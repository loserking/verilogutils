==> flow/design.v <==
module MAC #(parameter ABIT = 8, BBIT = 8, EBIT = 8)  
(
	i_clk,
	i_a, i_b, i_loadVal,
	i_load, i_add, i_useMul,
	o_result
);
	localparam MBIT = ABIT+BBIT;  
	localparam TBIT = MBIT+EBIT;  
	input i_clk, i_load, i_add, i_useMul;
	input signed [ABIT-1:0] i_a;
	input signed [BBIT-1:0] i_b;
	input signed [TBIT-1:0] i_loadVal;
	output reg signed [TBIT-1:0] o_result;
	wire signed [MBIT-1:0] i_a_se = {{BBIT{i_a[ABIT-1]}}, i_a};
	wire signed [TBIT-1:0] prevVal = i_load? i_loadVal: o_result;
	wire signed [MBIT-1:0] mul_result = i_a_se * i_b;
	wire signed [TBIT-1:0] mac_result = i_add? (prevVal+mul_result): (prevVal-mul_result);
	always@(posedge i_clk) begin
		o_result <= i_useMul? mac_result: prevVal;
	end
endmodule
### From RTL to reports: MAC

What the tools print for MAC, step after step.
Line numbers count from 1 in the design file above.
Library cell names are shortened.
The mark -- stands for no value.

* top module: MAC
* clock input: i_clk
* standard-cell library: sky130hd
* timing corner: tt_025C_1v80

### After elaboration

Counts by Yosys on the flattened word-level netlist (proc, flatten, opt, wreduce; memories kept). Register bits leave out memories and registers merged into their read ports (data or address); mux counts leave out enables and synchronous resets folded into registers. Print and check cells are left out. Cells with the same type and inputs are merged into one.

* $mul: 1
* div/mod/pow operators: 0
* order comparisons: 0
* multiplexer cells: 3
* bitwise operators: 0
* reductions and logical operators: 0
* $add $sub $neg: 2
* equal/unequal tests: 0
* shift-type cells: 0

Operator list (count)
* 8-bit by 8-bit multiplier with 16-bit output: 1
* 24-bit two-way mux: 3
* 24-bit by 16-bit adder with 24-bit output: 1
* 24-bit by 16-bit subtractor with 24-bit output: 1

* bits in read-only memories: 0
* output and inout port bits: 24
* word-level cells: 7
* bits of input ports: 44
* RAM bits: 0
* bits in latches: 0
* clocked read ports x word width: 0
* memory cells: 0
* bits in registers: 24

### Logic depth

Depth = most cells in a row (Yosys ltp): at word level without a register or memory, in the mapped netlist without a sequential cell, where the memories' decode and read muxes count.

* depth in word-level cells: 4
* ABC_AREA: 0
* mapped depth: 27
* mapped depth without buffers: 27

### After synthesis

Source: synth_stat.txt of the flow (Yosys; design flattened, memories mapped). It holds for the ABC_AREA given above (unset counts as 0); a run with the other value may have another netlist.
The area totals of this step are shown rounded.

* buffers: 11
* cell count: 621
* flip-flops: 24
* sequential part of the area: 0.00048 mm²
* synthesis area: 0.00533 mm²

Cell types
* fa_1: count 56, area in all 1.12E+03 µm²
* ha_1: count 56, area in all 700.672 µm²
* dfxtp_1: count 24, area in all 480.461 µm²
* mux2_2: count 35, area in all 394.128 µm²
* inv_1: count 94, area in all 352.838 µm²
* and2_1: count 48, area in all 300.288 µm²
* xnor2_1: count 30, area in all 262.752 µm²
* a21oi_1: count 30, area in all 150.144 µm²
* nor2_1: count 38, area in all 142.637 µm²
* nand2_1: count 31, area in all 116.362 µm²
* o21a_1: count 13, area in all 97.594 µm²
* xor2_1: count 11, area in all 96.342 µm²
* a21o_1: count 12, area in all 90.086 µm²
* o21ai_1: count 14, area in all 70.067 µm²
* o21ai_0: count 12, area in all 60.058 µm²
* a211oi_1: count 7, area in all 52.55 µm²
* a31oi_1: count 7, area in all 43.792 µm²
* nand2b_1: count 7, area in all 43.792 µm²

Not listed: further types 46, cells in them 96.

### Timing after synthesis

OpenSTA on the mapped netlist: ideal clock, no wires. The path of least setup slack (recovery checks aside). Input and output delay are each 20% of the period. Register names are those of the netlist, which keeps one name where synthesis merged equal registers.

* path kind: input port to flip-flop
* start: in i_b[3]
* end: reg o_result[21]
* arrival time: 7269 ps
* slack: -417 ps
* path delay: 5968 ps
* clock period: 6940 ps
* stages on the path: 24
* input delay: 1388 ps
* path buffers: 0
* launch time at the first pin: 1388 ps
* library setup time: 87 ps
* data required time: 6853 ps
* synthesis period reached: 7357 ps

"path delay" is the arrival time less input delay plus setup time.
"stages on the path": output pins that drive a net of the path, with the launching flip-flop's if there is one; two outputs of one cell count as two.
"synthesis period reached" is the clock period less the worst setup slack; recovery checks do not enter. This is arithmetic on one report: input and output delays are still those of the set period (20% each).
The rows between start and end are the longest chain of elaborated cells between them; the timing report does not say that the signal goes this way. Where chains are equally long, one stands for them.
Each line given opens the expression or statement behind the cell; cells for indexed reads and writes are added by Yosys, which also makes memories of some case tables.

* path through: and2_1 > fa_1 > inv_1 > fa_1 > inv_1 > fa_1 > inv_1 > fa_1 > inv_1 > ha_1 > or4_4 > a221oi_4 > nor3_1 > nor3_2 > nand3b_1 > o21a_1 > ha_1 > or3_1 > o21ai_0 > a21oi_1 > a311oi_1 > nor2_1 > and2_1 > o31ai_1
* cells in the longest elaborated chain: 4
* elaborated cells between the ends (all ways): 5
* source lines of those cells: 3
* classes of those cells: 2 x add/sub; 1 x mul; 2 x mux

RTL lines, path post-synthesis
* start: declaration: RTL line 12 `input signed [BBIT-1:0] i_b;`
* 8-bit by 8-bit multiplier with 16-bit output: RTL line 17 `wire signed [MBIT-1:0] mul_result = i_a_se * i_b;`
* 24-bit by 16-bit subtractor with 24-bit output: RTL line 18 `wire signed [TBIT-1:0] mac_result = i_add? (prevVal+mul_result): (prevVal-mul_result);`
* 24-bit two-way mux: RTL line 18
* 24-bit two-way mux: RTL line 20 `o_result <= i_useMul? mac_result: prevVal;`
* end: assignment: RTL line 20
* end: declaration: RTL line 14 `output reg signed [TBIT-1:0] o_result;`

### Path in the finished layout

From the final timing report of run 2: the path of least setup slack in the routed layout; clock arrival at registers is part of the times.
The report prints the path's times to 10 ps; the period is as set.

* path kind: input port to flip-flop
* start: in i_a[6]
* end: reg o_result[22]
* path buffers: 2
* input delay: 1660 ps
* data required time: 8470 ps
* stages on the path: 25
* clock period: 8310 ps
* arrival time: 7440 ps
* slack: 1020 ps
* launch time at the first pin: 1660 ps
* library setup time: 110 ps

The rows between start and end are the longest chain of elaborated cells between them; the timing report does not say that the signal goes this way. Where chains are equally long, one stands for them.

* path through: buf_12 > and2_4 > fa_1 > inv_2 > fa_1 > inv_2 > fa_1 > inv_1 > fa_2 > inv_2 > ha_4 > and2_4 > a221oi_4 > buf_4 > or3b_4 > a211oi_4 > nand2_2 > o21a_4 > ha_4 > a21o_1 > or4_1 > nor2_2 > o21ai_2 > a2111oi_2 > nor3b_1
* cells in the longest elaborated chain: 4
* elaborated cells between the ends (all ways): 5
* source lines of those cells: 3
* classes of those cells: 2 x add/sub; 1 x mul; 2 x mux

RTL lines, path post-layout
* start: declaration: RTL line 11 `input signed [ABIT-1:0] i_a;`
* 8-bit by 8-bit multiplier with 16-bit output: RTL line 17 `wire signed [MBIT-1:0] mul_result = i_a_se * i_b;`
* 24-bit by 16-bit subtractor with 24-bit output: RTL line 18 `wire signed [TBIT-1:0] mac_result = i_add? (prevVal+mul_result): (prevVal-mul_result);`
* 24-bit two-way mux: RTL line 18
* 24-bit two-way mux: RTL line 20 `o_result <= i_useMul? mac_result: prevVal;`
* end: assignment: RTL line 20
* end: declaration: RTL line 14 `output reg signed [TBIT-1:0] o_result;`

Below are 2 stored runs of the flow (Yosys, OpenROAD; platform sky130hd) on MAC, each with its settings and what was measured, unordered. Constraints: input delay and output delay 20% of the set period each, output load 0.01 pF.
"achieved clock period": clock period set for the run, less the worst setup slack. It is reckoned from that one timing run; input and output delays stay at 20% of the period that was set.
"worst path time" means the part of the period allowed to the worst setup path (the constraints hold back 20% at inputs and 20% at outputs) less its slack; where the path has registers, the arrival times of their clocks count too.
"worst path time" is known to 10 ps.
Results are given in rounded form.

### Run 1

==> flow/run.sh <==
#!/bin/bash
# the make line also repeats the synthesis and layout settings of config.mk as NAME=value (left out here)
make -C /OpenROAD-flow-scripts/flow DESIGN_CONFIG=/design/flow/config.mk WORK_HOME=/design/flow/orfs CLKGATE_MAP_FILE= finish
==> flow/config.mk <==
export PLATFORM = sky130hd
export DESIGN_NAME = MAC
export DESIGN_NICKNAME = MAC
export VERILOG_FILES = /design/flow/design.v
export SDC_FILE = /design/flow/constraint.sdc
export NUM_CORES = 4
export LEC_CHECK = 0
export CAP_MARGIN = 20
export CORE_ASPECT_RATIO = 1.41
export CORE_MARGIN = 3
export CORE_UTILIZATION = 66
export CTS_CLUSTER_DIAMETER = 120
export GPL_ROUTABILITY_DRIVEN = 0
export HOLD_SLACK_MARGIN = 0.09
export MAX_ROUTING_LAYER = met4
export MIN_ROUTING_LAYER = met1
export PLACE_DENSITY_LB_ADDON = 0.11
export SETUP_SLACK_MARGIN = 1.84
export SLEW_MARGIN = 20
==> flow/constraint.sdc <==
create_clock -name core_clock -period 7.94 [get_ports {i_clk}]
set_input_delay 1.5880 -clock core_clock [delete_from_list [all_inputs] [get_ports {i_clk}]]
set_output_delay 1.5880 -clock core_clock [all_outputs]
set_load 0.01 [all_outputs]

Outcome of run 1: did not finish, routing stopped with GRT-0232

### Run 2

==> flow/run.sh <==
#!/bin/bash
# the make line also repeats the synthesis and layout settings of config.mk as NAME=value (left out here)
make -C /OpenROAD-flow-scripts/flow DESIGN_CONFIG=/design/flow/config.mk WORK_HOME=/design/flow/orfs CLKGATE_MAP_FILE= finish
==> flow/config.mk <==
export PLATFORM = sky130hd
export DESIGN_NAME = MAC
export DESIGN_NICKNAME = MAC
export VERILOG_FILES = /design/flow/design.v
export SDC_FILE = /design/flow/constraint.sdc
export NUM_CORES = 4
export LEC_CHECK = 0
export CAP_MARGIN = 20
export CELL_PAD_IN_SITES_GLOBAL_PLACEMENT = 1
export CORE_MARGIN = 2
export CORE_UTILIZATION = 46
export CTS_CLUSTER_DIAMETER = 211
export GPL_ROUTABILITY_DRIVEN = 0
export GPL_TIMING_DRIVEN = 0
export MAX_ROUTING_LAYER = met4
export SETUP_SLACK_MARGIN = 1.53
export SLEW_MARGIN = 20
export TNS_END_PERCENT = 75
==> flow/constraint.sdc <==
create_clock -name core_clock -period 8.31 [get_ports {i_clk}]
set_input_delay 1.6620 -clock core_clock [delete_from_list [all_inputs] [get_ports {i_clk}]]
set_output_delay 1.6620 -clock core_clock [all_outputs]
set_load 0.01 [all_outputs]

Results of run 2:
- Mapped cell area after synthesis: 0.00533 mm²
- Area inside the die boundary: 0.0125 mm²
- Std-cell area (final layout): 0.00727 mm²
- Utilization after layout: 63.9%
- Smallest setup slack: 1020 ps
- Total negative slack: 0 ps
- Worst hold slack in the final report: 571 ps
- Achieved clock period: 7286 ps
- Worst path time: 5620 ps
- Critical path kind: input port to flip-flop
